==> flow/design.v <==
module STAGE2_GET_SQUARE_SIGNAL  
(
	input SYS_CLK  , 
	input RESET_N ,
	input signed[31:0] DATAIN , 
	output signed [21:0] DATAOUT
) ;
    reg signed [31:0]dataout_support;
    assign DATAOUT = dataout_support[31:10];
	initial
	begin
		dataout_support = 1'b0;
	end
	always@(negedge RESET_N or posedge SYS_CLK) 
	begin
		if (!RESET_N ) begin
			dataout_support <= 1'd0;
		end
		else 
		begin
			if(DATAIN[0]==1'b0 || DATAIN[0]==1'b1) dataout_support <= DATAIN+dataout_support;
			else dataout_support <= dataout_support;
		end
	end
endmodule 
Tool chain data of STAGE2_GET_SQUARE_SIGNAL

Tool output for the design above, in the order of the flow.
Line numbers count from 1 in the design file above.
Library cell names are shortened.
Not given: -

Top: STAGE2_GET_SQUARE_SIGNAL
Clock port: SYS_CLK
Library: sky130hd
Library corner: tt_025C_1v80

Word level

Yosys after proc, flatten, opt, wreduce and memory -nomap, before mapping. Enables and synchronous resets that opt folds into registers are not counted as muxes. Memory bits, and registers merged into a memory's read port (data or address), are not among the register bits. Print and check cells are not counted. Equal cells are merged and count once.

Div/mod/pow operators: 0
Equal/unequal tests: 0
Reduce/logical cells: 0
$lt $le $gt $ge: 0
Multipliers: 0
Bitwise gates (word level): 0
Add/subtract/negate cells: 1
Multiplexer cells: 0
Shift-type cells: 0

Operators with widths:

| cell         | number |
| adder 32 bit | 1 |

Memories kept: 0
Bits in read-only memories: 0
Word width x clocked read ports: 0
Bits in latches: 0
Output and inout bits: 22
Bits in registers: 32
Memory bits (writable): 0
Bits of input ports: 34
Cells after elaboration: 2

Logic depth

Yosys ltp: most cells in a row. Word level: on the elaborated netlist, between registers, memories and ports. Mapped: between sequential cells and ports; inverters and the memories' decode and read muxes count.

Word-level depth: 1
ABC_AREA: 0
Depth in mapped cells: 9
Mapped depth without buffers: 9

Synthesis result

Yosys stat after the flow's synthesis: flattened, memories mapped to cells. It holds for the ABC_AREA given above (unset counts as 0); a run with the other value may have another netlist.
The area totals of this step are shown rounded.

Cell types:

| cell type | number | total area (µm²) |
| dfrtp_1   | 32     | 800.768 |
| ha_1      | 31     | 387.872 |
| buf_4     | 22     | 165.158 |
| a21oi_1   | 29     | 145.139 |
| a21o_1    | 19     | 142.637 |
| xor2_1    | 15     | 131.376 |
| xnor2_1   | 13     | 113.859 |
| nand2_1   | 19     | 71.318 |
| nand3_1   | 10     | 50.048 |
| nor2_1    | 12     | 45.043 |
| nand4_1   | 7      | 43.792 |
| o21ai_0   | 7      | 35.034 |
| o21ai_1   | 7      | 35.034 |
| o21bai_1  | 4      | 30.029 |
| a211oi_1  | 3      | 22.522 |
| clkbuf_1  | 6      | 22.522 |
| a22oi_4   | 1      | 21.27 |
| a31oi_4   | 1      | 21.27 |

Other cell types: 35; their cells: 56.

Chip area (Yosys): 0.00271 mm²
Mapped cells: 294
Buffers: 32
Area of sequential cells: 0.000801 mm²
Mapped flip-flops: 32

Timing after synthesis

OpenSTA on the mapped netlist: ideal clock, no wires. The path of least setup slack (recovery checks aside). Input and output delay are each 20% of the period. Register names are those of the netlist, which keeps one name where synthesis merged equal registers.

Path type: input to register
Start point: in DATAIN[0]
End point: reg dataout_support[26]
Arrival time: 2.326 ns
Required time: 2.499 ns
External input delay: 0.526 ns
Setup time: 0.131 ns
Path buffers: 0
Stages on the path: 9
Period: 2.63 ns
Path slack: 0.174 ns
Path delay: 1.931 ns
Time at the first pin: 0.526 ns
Period reached after synthesis: 2.456 ns

"path delay" = arrival - input delay + setup time.
"stages on the path": output pins that drive a net of the path, with the launching flip-flop's if there is one; two outputs of one cell count as two.
"period reached after synthesis" = period - worst setup slack (recovery checks aside). The figure is calculated, with input and output delays left at 20% of the set period.
Between the ends stands the longest chain of elaborated cells between them, by number of cells; it is not shown to be the way that was timed. Of several equally long chains one is given.
A line is the first line of the expression or statement that the cell stems from. Yosys adds cells for indexed reads and writes and turns some case tables into memories.
A register here has more assigning lines than the two given.

Cell sequence: ha_1 fa_1 a21o_1 a31o_1 nand2_1 o221ai_1 a311oi_1 o21bai_1 xor2_1
Cells in the longest elaborated chain: 1
Elaborated cells between the ends (all ways): 1
Source lines of those cells: 1
Classes of those cells: add/sub (1)

RTL lines, path post-synthesis:

| what         | line | text |
| from (decl)  | 5    | `input signed[31:0] DATAIN ,` |
| adder 32 bit | 21   | `if(DATAIN[0]==1'b0 \|\| DATAIN[0]==1'b1) dataout_support <= DATAIN+dataout_support;` |
| to (assign)  | 21   |  |
| to (assign)  | 22   | `else dataout_support <= dataout_support;` |
| to (decl)    | 8    | `reg signed [31:0]dataout_support;` |

Path in the finished layout

Path of least setup slack in the final report of run 1 (OpenROAD, finished layout, wires in). Where an end is a register, its clock arrival counts in the times.

Path type: input to register
Start point: in DATAIN[10]
End point: reg dataout_support[31]
Setup time: 0.12 ns
Path buffers: 1
Time at the first pin: 0.57 ns
Stages on the path: 9
Arrival time: 2.86 ns
External input delay: 0.57 ns
Period: 2.83 ns
Path slack: 0.13 ns
Required time: 3.00 ns

Between the ends stands the longest chain of elaborated cells between them, by number of cells; it is not shown to be the way that was timed. Of several equally long chains one is given.
A register here has more assigning lines than the two given.

Cell sequence: clkdlybuf4s50_1 ha_1 and3_1 o211ai_1 o21bai_4 a22oi_4 a31oi_4 o311a_1 or3_1
Cells in the longest elaborated chain: 1
Elaborated cells between the ends (all ways): 1
Source lines of those cells: 1
Classes of those cells: add/sub (1)

RTL lines, path post-layout:

| what         | line | text |
| from (decl)  | 5    | `input signed[31:0] DATAIN ,` |
| adder 32 bit | 21   | `if(DATAIN[0]==1'b0 \|\| DATAIN[0]==1'b1) dataout_support <= DATAIN+dataout_support;` |
| to (assign)  | 21   |  |
| to (assign)  | 22   | `else dataout_support <= dataout_support;` |
| to (decl)    | 8    | `reg signed [31:0]dataout_support;` |

## Implementation results

Record of 2 stored runs of the RTL-to-layout flow on STAGE2_GET_SQUARE_SIGNAL, platform sky130hd. The runs are unordered. Constraints: input delay and output delay 20% of the set period each, output load 0.01 pF.
"achieved clock period" is the run's clock period less its worst setup slack. It is reckoned from that one timing run; input and output delays stay at 20% of the period that was set.
"worst path time": the worst setup path's part of the clock period (all of it between registers, 20% less for each end at a port) less its slack. A launch clock that arrives late makes it longer, a capture clock that arrives late makes it shorter.
"total design power" is the tool's figure for a default switching activity; nothing was simulated.
The results are shown rounded.

## Run 1

==> flow/run.sh <==
#!/bin/bash
# the make line also repeats the synthesis and layout settings of config.mk as NAME=value (left out here)
make -C /OpenROAD-flow-scripts/flow DESIGN_CONFIG=/design/flow/config.mk WORK_HOME=/design/flow/orfs CLKGATE_MAP_FILE= finish
==> flow/config.mk <==
export PLATFORM = sky130hd
export DESIGN_NAME = STAGE2_GET_SQUARE_SIGNAL
export DESIGN_NICKNAME = STAGE2_GET_SQUARE_SIGNAL
export VERILOG_FILES = /design/flow/design.v
export SDC_FILE = /design/flow/constraint.sdc
export NUM_CORES = 4
export LEC_CHECK = 0
export CAP_MARGIN = 20
export CELL_PAD_IN_SITES_GLOBAL_PLACEMENT = 0
export CORE_ASPECT_RATIO = 1.13
export CORE_MARGIN = 2
export CORE_UTILIZATION = 54
export CTS_CLUSTER_DIAMETER = 209
export HOLD_SLACK_MARGIN = -0.01
export PLACE_DENSITY = 0.59
export SETUP_SLACK_MARGIN = 0.02
export SLEW_MARGIN = 20
==> flow/constraint.sdc <==
create_clock -name core_clock -period 2.83 [get_ports {SYS_CLK}]
set_input_delay 0.5660 -clock core_clock [delete_from_list [all_inputs] [get_ports {SYS_CLK}]]
set_output_delay 0.5660 -clock core_clock [all_outputs]
set_load 0.01 [all_outputs]

| result of run 1 | value |
|---|---|
| achieved clock period | 2.697 ns |
| post-route utilization | 75.1% |
| lowest hold slack | 0.493 ns |
| worst setup slack after layout | 0.133 ns |
| standard-cell area after layout | 0.00365 mm² |
| post-synthesis cell area | 0.00271 mm² |
| worst path time | 2.13 ns |
| critical path kind | input to register |
| total design power | 4.58 mW |
| total negative slack | 0.000 ns |
| area inside the die boundary | 0.00561 mm² |

## Run 2

==> flow/run.sh <==
#!/bin/bash
# the make line also repeats the synthesis and layout settings of config.mk as NAME=value (left out here)
make -C /OpenROAD-flow-scripts/flow DESIGN_CONFIG=/design/flow/config.mk WORK_HOME=/design/flow/orfs CLKGATE_MAP_FILE= finish
==> flow/config.mk <==
export PLATFORM = sky130hd
export DESIGN_NAME = STAGE2_GET_SQUARE_SIGNAL
export DESIGN_NICKNAME = STAGE2_GET_SQUARE_SIGNAL
export VERILOG_FILES = /design/flow/design.v
export SDC_FILE = /design/flow/constraint.sdc
export NUM_CORES = 4
export LEC_CHECK = 0
export CAP_MARGIN = 5
export CELL_PAD_IN_SITES_DETAIL_PLACEMENT = 2
export CORE_ASPECT_RATIO = 0.52
export CORE_MARGIN = 7
export CORE_UTILIZATION = 56
export PLACE_DENSITY_LB_ADDON = 0.18
export SETUP_SLACK_MARGIN = 0.08
export SLEW_MARGIN = 20
==> flow/constraint.sdc <==
create_clock -name core_clock -period 1.57 [get_ports {SYS_CLK}]
set_input_delay 0.3140 -clock core_clock [delete_from_list [all_inputs] [get_ports {SYS_CLK}]]
set_output_delay 0.3140 -clock core_clock [all_outputs]
set_load 0.01 [all_outputs]

Run 2: incomplete, placement halted on DPL-0033
