==> flow/design.v <==
module GET_DELTA_SIGNAL  
(
	input SYS_CLK  , 
	input RESET_N ,
	input signed[13:0] DATA, 
	output reg signed [31:0] DATAOUT
); 
reg signed [13:0] PRE_DATA;
wire signed [31:0] support_product;
parameter multi_b10 = 64553; 
initial 
begin
	PRE_DATA = 1'b0;
end
assign support_product = multi_b10*PRE_DATA;
always @(negedge RESET_N or posedge SYS_CLK)
begin
	if (!RESET_N ) begin
		DATAOUT	<= 1'd0;
	end
	else begin
		DATAOUT <= (DATA*1024) -(support_product/64); 
		PRE_DATA <= DATA;
	end
end
endmodule 
From RTL to reports: GET_DELTA_SIGNAL
Tool output for the design above, in the order of the flow.
Line numbers count from 1 in the design file above.
Operators: Yosys type, input widths -> output width; for muxes data width and select width s.
Cell names lack the library's common part.
{ "inputs": {"top_module": "GET_DELTA_SIGNAL", "clk_port": "SYS_CLK", "lib": "sky130hd", "corner": "tt_025C_1v80"} }

After elaboration
Counts by Yosys on the flattened word-level netlist (proc, flatten, opt, wreduce; memories kept). Register bits leave out memories and registers merged into their read ports (data or address); mux counts leave out enables and synchronous resets folded into registers. Print and check cells are left out. Cells with the same type and inputs are merged into one.
{ "bits": {"regBits": 46, "latch_bits": 0, "mem_bits_rw": 0, "romBits": 0, "clocked_rd_ports_x_width": 0, "mem_count": 0, "inputBits": 16, "out_inout_bits": 32, "word_cells": 7} }
{ "classes": {"add_sub_neg": 2, "multipliers": 1, "div_mod_pow": 0, "n_cmp": 0, "n_eq": 0, "n_shift": 0, "mux": 0, "bitwise": 1, "reduce_and_logical": 1} }
{ "op_table": {"columns": ["op", "n"], "rows": [
  ["$mul 17x14->31 const A", 1],
  ["$sub 24x32->32", 1],
  ["$add 32x1->32", 1],
  ["$reduce_or 6->1", 1],
  ["$and 1x1->1", 1]
]} }

Logic depth
Depth = most cells in a row (Yosys ltp): at word level without a register or memory, in the mapped netlist without a sequential cell, where the memories' decode and read muxes count.
{ "depth": {"ltp_word": 5, "abc_area": 0, "depth_mapped": 30, "ltp_nobuf": 30} }

Netlist
The flow's flattened synthesis, as Yosys stat reports it; memories are mapped. The netlist is that of the ABC_AREA named above (0 if unset); the other value can give another one.
{ "by_type": {"columns": ["type", "n", "type_area_um2"], "rows": [
  ["ha_1", 169, 2.11E+03],
  ["fa_1", 61, 1.22E+03],
  ["dfrtp_1", 32, 800.768],
  ["inv_1", 169, 634.358],
  ["edfxtp_1", 14, 420.403],
  ["a21oi_1", 52, 260.25],
  ["xnor2_1", 24, 210.202],
  ["xor2_1", 22, 192.685],
  ["a21o_1", 22, 165.158],
  ["nand2_1", 38, 142.637],
  ["o21ai_0", 18, 90.086],
  ["nor2_1", 23, 86.333],
  ["o21ai_1", 14, 70.067],
  ["nand4_1", 11, 68.816],
  ["o211ai_1", 8, 60.058],
  ["clkbuf_1", 12, 45.043],
  ["nand3_1", 9, 45.043],
  ["a31oi_1", 6, 37.536]
]} }
Not listed: further types 31, cells in them 64.
{ "mapped": {"stdcells": 768, "mapped_area_um2": 7158.1, "sequential_area_um2": 1221.2, "flip_flops": 46, "buffers": 12} }

Timing after synthesis
OpenSTA on the mapped netlist: ideal clock, no wires. The path of least setup slack (recovery checks aside). Input and output delay are each 20% of the period. Register names are those of the netlist, which keeps one name where synthesis merged equal registers.
{ "synth_timing": {"path_type": "reg-to-reg", "startpoint": "register PRE_DATA[3]", "endpoint": "register DATAOUT[24]", "period_ns": 7.15, "setup_ns": 0.080, "t_first_pin_ns": 0.000, "arrival_time_ns": 6.820, "required_time_ns": 7.070, "path_slack_ns": 0.250, "delay_ns": 6.900, "driving_pins": 28, "n_path_buf": 0, "period_less_setup_slack_ns": 6.9} }
"delay_ns" = arrival - input delay + setup time.
"driving_pins" counts driving pins, that of a launching flip-flop among them; a cell with two outputs on the path counts twice.
"period_less_setup_slack_ns" is the clock period less the worst setup slack; recovery checks do not enter. This is arithmetic on one report: input and output delays are still those of the set period (20% each).
The rows between start and end are the longest chain of elaborated cells between them; the timing report does not say that the signal goes this way. Where chains are equally long, one stands for them.
Each line given opens the expression or statement behind the cell; cells for indexed reads and writes are added by Yosys, which also makes memories of some case tables.
{ "synth_via": {"cell_sequence": "edfxtp_1 -> fa_1 -> inv_1 -> fa_1 -> inv_1 -> ha_1 -> fa_1 -> fa_1 -> inv_1 -> fa_1 -> inv_1 -> ha_1 -> nand2_1 -> a211oi_1 -> o21a_1 -> o211ai_1 -> o21ai_1 -> xnor2_1 -> a21o_1 -> ha_1 -> ha_1 -> a211oi_1 -> a22oi_2 -> a2111oi_4 -> o31ai_1 -> a21o_1 -> a31oi_1 -> xnor2_1", "elab_chain_cells": 5, "cells_between": 5, "cone_lines": 2, "classes_between": "add/sub (2); mul (1); logic (1); reduce/logical (1)"} }
{ "synth_lines": {"columns": ["item", "line_no", "rtl"], "rows": [
  ["start: declaration", 8, "reg signed [13:0] PRE_DATA;"],
  ["start: assignment", 23, "PRE_DATA <= DATA;"],
  ["$mul 17x14->31", 15, null],
  ["$reduce_or 6->1", null, null],
  ["$and 1x1->1", null, null],
  ["$add 32x1->32", null, null],
  ["$sub 24x32->32", 22, null],
  ["end: assignment", 19, "DATAOUT <= 1'd0;"],
  ["end: assignment", 22, null],
  ["end: declaration", 6, "output reg signed [31:0] DATAOUT"]
]} }

Path in the finished layout
Path of least setup slack in the final report of job 1 (OpenROAD, finished layout, wires in). Where an end is a register, its clock arrival counts in the times.
{ "layout_timing": {"path_type": "reg-to-reg", "startpoint": "register PRE_DATA[3]", "endpoint": "register DATAOUT[26]", "period_ns": 8.35, "setup_ns": 0.12, "t_first_pin_ns": 0.29, "arrival_time_ns": 8.15, "required_time_ns": 8.54, "path_slack_ns": 0.39, "driving_pins": 27, "n_path_buf": 0} }
The rows between start and end are the longest chain of elaborated cells between them; the timing report does not say that the signal goes this way. Where chains are equally long, one stands for them.
{ "layout_via": {"cell_sequence": "edfxtp_1 -> fa_1 -> inv_1 -> fa_1 -> inv_1 -> ha_1 -> fa_1 -> fa_1 -> inv_1 -> fa_1 -> inv_1 -> ha_1 -> a21o_1 -> a311oi_1 -> o21ai_0 -> a21oi_1 -> o31ai_1 -> a21oi_1 -> xnor2_1 -> ha_1 -> inv_1 -> ha_1 -> a21oi_1 -> o21ai_0 -> a31oi_1 -> a21oi_1 -> nand3_1", "elab_chain_cells": 5, "cells_between": 5, "cone_lines": 2, "classes_between": "add/sub (2); mul (1); logic (1); reduce/logical (1)"} }
{ "layout_lines": {"columns": ["item", "line_no", "rtl"], "rows": [
  ["start: declaration", 8, "reg signed [13:0] PRE_DATA;"],
  ["start: assignment", 23, "PRE_DATA <= DATA;"],
  ["$mul 17x14->31", 15, null],
  ["$reduce_or 6->1", null, null],
  ["$and 1x1->1", null, null],
  ["$add 32x1->32", null, null],
  ["$sub 24x32->32", 22, null],
  ["end: assignment", 19, "DATAOUT <= 1'd0;"],
  ["end: assignment", 22, null],
  ["end: declaration", 6, "output reg signed [31:0] DATAOUT"]
]} }

Appendix: measured runs

Stored flow runs of GET_DELTA_SIGNAL (2 of them; Yosys, OpenROAD, sky130hd). They differ in their settings and are not a sequence. Constraints: input delay and output delay 20% of the set period each, output load 0.01 pF.
By "period_less_ws_ns" is meant the clock period of the run minus its worst setup slack. This is arithmetic on one report: input and output delays are still those of the set period (20% each).
"worst_path_ns" is the time allowed to the run's worst setup path (the clock period less input and output delay, where it has them) less its slack. Clock arrival times count: a late capture clock shortens it, a late launch clock lengthens it.
[
  {
    "run": "job 1",
    "settings": { "period_ns": 8.35, "CORE_UTILIZATION": 50, "SETUP_SLACK_MARGIN": -0.6, "PLACE_DENSITY_LB_ADDON": 0.01, "CORE_ASPECT_RATIO": 0.56, "CORE_MARGIN": 2, "GPL_ROUTABILITY_DRIVEN": 1, "CTS_CLUSTER_SIZE": 14, "SLEW_MARGIN": 35, "MIN_ROUTING_LAYER": "met2", "MAX_ROUTING_LAYER": "met4", "CAP_MARGIN": 20 },
    "results": { "period_less_ws_ns": 7.960, "design.die.area_um2": 15330.3, "hold_worst_slack_ns": 1.004, "ys_area_um2": 7158.1, "finish.stdcell_area_um2": 7987.7, "final_setup_tns_ns": 0.000, "util_pct": 57.7, "setup_worst_slack_ns": 0.390, "worst_path_ns": 7.96, "worst_setup_path_type": "reg-to-reg" }
  },
  {
    "run": "job 2",
    "settings": { "period_ns": 8.3, "CORE_UTILIZATION": 28, "SETUP_SLACK_MARGIN": 1.41, "PLACE_DENSITY_LB_ADDON": 0.26, "CELL_PAD_IN_SITES_GLOBAL_PLACEMENT": 2, "ABC_AREA": 1, "CAP_MARGIN": 0, "SLEW_MARGIN": 25, "MAX_ROUTING_LAYER": "met5", "CORE_MARGIN": 2 },
    "results": { "design.die.area_um2": 29620.1, "util_pct": 34.0, "worst_path_ns": 6.53, "worst_setup_path_type": "reg-to-reg", "period_less_ws_ns": 6.527, "ys_area_um2": 7912.6, "finish.stdcell_area_um2": 9449.1, "setup_worst_slack_ns": 1.773, "final_setup_tns_ns": 0.000, "hold_worst_slack_ns": 1.253 }
  }
]
