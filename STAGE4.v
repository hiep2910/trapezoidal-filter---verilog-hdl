==> flow/design.v <==
module STAGE4  
(
	input SYS_CLK  , 
	input RESET_N ,
	input signed[25:0] DATAIN, 
	output reg signed [13:0] DATAOUT,
	output reg OVERFLOW
);
wire signed [31:0] support_product;
parameter multi_na_inv = 273; 
initial 
begin
	OVERFLOW = 1'b0;
	DATAOUT = 1'b0;
end
assign support_product = (DATAIN[25]==1'b0)? multi_na_inv*DATAIN:1'b0; 
always @(negedge RESET_N or posedge SYS_CLK)
begin
	if (!RESET_N ) begin
		DATAOUT	<= 1'b0;
	end
	else begin
		DATAOUT <= support_product[25:13];
		if(support_product[25:12]>14'd8191 && !support_product[25]) OVERFLOW <= 1'b1;
		else OVERFLOW <= 1'b0;
	end
end
endmodule 
Step by step through the tools: STAGE4
The steps from the RTL of STAGE4 to its reports follow in flow order.
Line numbers count from 1 in the design file above.
The mark - stands for no value.
Set-up
  top module: STAGE4
  clock input: SYS_CLK
  cell library: sky130hd
  corner: tt_025C_1v80

Elaborated design
Source: Yosys, flattened and elaborated, memories not mapped. Widths are those after wreduce. Registers that Yosys merges into a memory's read port (data or address) are not register bits. Print and check cells do not count. Equal cells are merged and count once.
Bit counts
  register bits after elaboration: 14
  output and inout port bits: 15
  cells after elaboration: 8
Operators by class
  multiply operators: 1
  order comparisons: 1
  muxes and demuxes: 2
  reduce/logical cells: 2
Operators by type and width (number)
  multiplier 9 x 26 -> 26 bit with constant A: 1
  two-way mux 26 bit: 1
  greater-than comparator 14 x 13 -> 1 bit with constant B: 1
  logical AND 1 bit: 1
  zero test 1 bit: 1
  two-way mux 1 bit: 1

Longest topological paths
Yosys ltp: most cells in a row. Word level: on the elaborated netlist, between registers, memories and ports. Mapped: between sequential cells and ports; inverters and the memories' decode and read muxes count.
Logic depth
  depth after elaboration: 5
  ABC_AREA: 0
  gate-level depth with buffers: 12
  mapped depth without buffers: 12

After synthesis
Yosys stat after the flow's synthesis: flattened, memories mapped to cells. It holds for the ABC_AREA given above (unset counts as 0); a run with the other value may have another netlist.
Synthesis totals
  standard cells after synthesis: 225
  synthesis area: 2223.4 um^2
  sequential part of the area: 355.3 um^2
  flip-flops: 14
  buffer cells: 6
Cells by type
  sky130_fd_sc_hd__ha_1: number 56, total area 700.672 um^2
  sky130_fd_sc_hd__dfrtp_1: number 13, total area 325.312 um^2
  sky130_fd_sc_hd__fa_1: number 16, total area 320.307 um^2
  sky130_fd_sc_hd__inv_1: number 25, total area 93.84 um^2
  sky130_fd_sc_hd__a21oi_1: number 18, total area 90.086 um^2
  sky130_fd_sc_hd__nor2_1: number 14, total area 52.55 um^2
  sky130_fd_sc_hd__xnor2_1: number 6, total area 52.55 um^2
  sky130_fd_sc_hd__mux2_1: number 3, total area 33.782 um^2
  sky130_fd_sc_hd__edfxtp_1: number 1, total area 30.029 um^2
  sky130_fd_sc_hd__o21ai_0: number 6, total area 30.029 um^2
  sky130_fd_sc_hd__o21bai_1: number 4, total area 30.029 um^2
  sky130_fd_sc_hd__nand2_1: number 7, total area 26.275 um^2
  sky130_fd_sc_hd__nor3_1: number 5, total area 25.024 um^2
  sky130_fd_sc_hd__buf_4: number 3, total area 22.522 um^2
  sky130_fd_sc_hd__o211ai_1: number 3, total area 22.522 um^2
  sky130_fd_sc_hd__o21a_1: number 3, total area 22.522 um^2
  sky130_fd_sc_hd__a21boi_4: number 1, total area 18.768 um^2
  sky130_fd_sc_hd__nand4_1: number 3, total area 18.768 um^2
Other cell types: 30; their cells: 38.

Path before layout
OpenSTA on the mapped netlist: ideal clock, no wires. The path of least setup slack (recovery checks aside). Input and output delay are each 20% of the period. Register names are those of the netlist, which keeps one name where synthesis merged equal registers.
Path after synthesis
  kind: input -> register
  start point: input port DATAIN[3]
  end point: register DATAOUT[11]
  clock period: 8.23 ns
  library setup time: 0.128 ns
  time at the first pin: 1.646 ns
  data arrival time: 4.484 ns
  data required time: 8.102 ns
  setup slack: 3.618 ns
  path delay: 2.966 ns
  driving pins on the path: 12
  buffers on the path: 0
  period reached after synthesis: 4.612 ns
"path delay" is the arrival time less input delay plus setup time.
"driving pins on the path" counts driving pins, that of a launching flip-flop among them; a cell with two outputs on the path counts twice.
"period reached after synthesis" is the clock period less the worst setup slack; recovery checks do not enter. This is arithmetic on one report: input and output delays are still those of the set period (20% each).
The rows between start and end are the longest chain of elaborated cells between them; the timing report does not say that the signal goes this way. Where chains are equally long, one stands for them.
A line is the first line of the expression or statement that the cell stems from. Yosys adds cells for indexed reads and writes and turns some case tables into memories.
On the way, after synthesis
  path through: sky130_fd_sc_hd__ha_1 sky130_fd_sc_hd__inv_1 sky130_fd_sc_hd__fa_1 sky130_fd_sc_hd__inv_1 sky130_fd_sc_hd__ha_1 sky130_fd_sc_hd__ha_1 sky130_fd_sc_hd__a21o_1 sky130_fd_sc_hd__a2111oi_2 sky130_fd_sc_hd__a211o_2 sky130_fd_sc_hd__a21boi_4 sky130_fd_sc_hd__a311oi_2 sky130_fd_sc_hd__mux2_1
  cells in the longest elaborated chain: 2
  elaborated cells between the ends (all ways): 2
  classes of those cells: mul: 1; mux: 1
Ends and longest elaborated chain, after synthesis
  start: declaration: line 5  | input signed[25:0] DATAIN,
  multiplier 9 x 26 -> 26 bit: line 16
  two-way mux 26 bit: line 16
  end: assignment: line 20  | DATAOUT <= 1'b0;
  end: assignment: line 23
  end: declaration: line 6  | output reg signed [13:0] DATAOUT,

Worst path after layout
Path of least setup slack in the final report of run 2 (OpenROAD, finished layout, wires in). Where an end is a register, its clock arrival counts in the times.
Path post-layout
  kind: input -> register
  start point: input port DATAIN[7]
  end point: register DATAOUT[11]
  clock period: 2.92 ns
  library setup time: 0.12 ns
  time at the first pin: 0.58 ns
  data arrival time: 3.34 ns
  data required time: 3.04 ns
  setup slack: -0.30 ns
  driving pins on the path: 14
  buffers on the path: 2
The rows between start and end are the longest chain of elaborated cells between them; the timing report does not say that the signal goes this way. Where chains are equally long, one stands for them.
On the way, post-layout
  path through: sky130_fd_sc_hd__buf_8 sky130_fd_sc_hd__ha_4 sky130_fd_sc_hd__inv_2 sky130_fd_sc_hd__fa_1 sky130_fd_sc_hd__inv_2 sky130_fd_sc_hd__ha_4 sky130_fd_sc_hd__ha_4 sky130_fd_sc_hd__a21o_1 sky130_fd_sc_hd__buf_6 sky130_fd_sc_hd__a21oi_2 sky130_fd_sc_hd__a211o_4 sky130_fd_sc_hd__a21boi_4 sky130_fd_sc_hd__a311oi_2 sky130_fd_sc_hd__mux2_1
  cells in the longest elaborated chain: 2
  elaborated cells between the ends (all ways): 2
  classes of those cells: mul: 1; mux: 1
Ends and longest elaborated chain, post-layout
  start: declaration: line 5  | input signed[25:0] DATAIN,
  multiplier 9 x 26 -> 26 bit: line 16
  two-way mux 26 bit: line 16
  end: assignment: line 20  | DATAOUT <= 1'b0;
  end: assignment: line 23
  end: declaration: line 6  | output reg signed [13:0] DATAOUT,

Appendix: measured runs

Flow measurements of STAGE4 on sky130hd: 2 stored runs with different settings, listed in no order. Input and output delays are each 20% of the period that was set; the output load is 0.01 pF.
"achieved clock period (ns)" is the run's clock period less its worst setup slack. It is reckoned from that one timing run; input and output delays stay at 20% of the period that was set.
"worst setup path time (ns)": the worst setup path's part of the clock period (all of it between registers, 20% less for each end at a port) less its slack. A launch clock that arrives late makes it longer, a capture clock that arrives late makes it shorter.
"finish__power__total" rests on the timing tool's default activity at the inputs, not on a simulated workload.

Flow files of run 1
==> flow/run.sh <==
#!/bin/bash
# the make line also repeats the synthesis and layout settings of config.mk as NAME=value (left out here)
make -C /OpenROAD-flow-scripts/flow DESIGN_CONFIG=/design/flow/config.mk WORK_HOME=/design/flow/orfs CLKGATE_MAP_FILE= finish
==> flow/config.mk <==
export PLATFORM = sky130hd
export DESIGN_NAME = STAGE4
export DESIGN_NICKNAME = STAGE4
export VERILOG_FILES = /design/flow/design.v
export SDC_FILE = /design/flow/constraint.sdc
export NUM_CORES = 4
export LEC_CHECK = 0
export ABC_AREA = 1
export CAP_MARGIN = 20
export CELL_PAD_IN_SITES_DETAIL_PLACEMENT = 0
export CELL_PAD_IN_SITES_GLOBAL_PLACEMENT = 2
export CORE_MARGIN = 7
export CORE_UTILIZATION = 72
export GPL_ROUTABILITY_DRIVEN = 1
export GPL_TIMING_DRIVEN = 0
export MIN_ROUTING_LAYER = met1
export PLACE_DENSITY = 0.47
export SETUP_SLACK_MARGIN = 0.75
export SLEW_MARGIN = 30
==> flow/constraint.sdc <==
create_clock -name core_clock -period 5.6 [get_ports {SYS_CLK}]
set_input_delay 1.1200 -clock core_clock [delete_from_list [all_inputs] [get_ports {SYS_CLK}]]
set_output_delay 1.1200 -clock core_clock [all_outputs]
set_load 0.01 [all_outputs]

report of run 1: did not finish, place, GPL-0301

Flow files of run 2
==> flow/run.sh <==
#!/bin/bash
# the make line also repeats the synthesis and layout settings of config.mk as NAME=value (left out here)
make -C /OpenROAD-flow-scripts/flow DESIGN_CONFIG=/design/flow/config.mk WORK_HOME=/design/flow/orfs CLKGATE_MAP_FILE= finish
==> flow/config.mk <==
export PLATFORM = sky130hd
export DESIGN_NAME = STAGE4
export DESIGN_NICKNAME = STAGE4
export VERILOG_FILES = /design/flow/design.v
export SDC_FILE = /design/flow/constraint.sdc
export NUM_CORES = 4
export LEC_CHECK = 0
export CAP_MARGIN = 20
export CORE_MARGIN = 2
export CORE_UTILIZATION = 40
export SLEW_MARGIN = 20
==> flow/constraint.sdc <==
create_clock -name core_clock -period 2.92 [get_ports {SYS_CLK}]
set_input_delay 0.5840 -clock core_clock [delete_from_list [all_inputs] [get_ports {SYS_CLK}]]
set_output_delay 0.5840 -clock core_clock [all_outputs]
set_load 0.01 [all_outputs]

report of run 2
yosys chip area after synthesis (um^2): 2223.4
finish__design__die__area: 6170.9
finish__design__instance__area__stdcell: 4018.8
finish__design__instance__utilization: 0.7389
finish__timing__setup__ws: -0.297
finish__timing__setup__tns: -2.425
finish__timing__hold__ws: 0.645
finish__power__total: 2.379e-03
achieved clock period (ns): 3.217
worst setup path time (ns): 2.63
worst setup path kind: input -> register
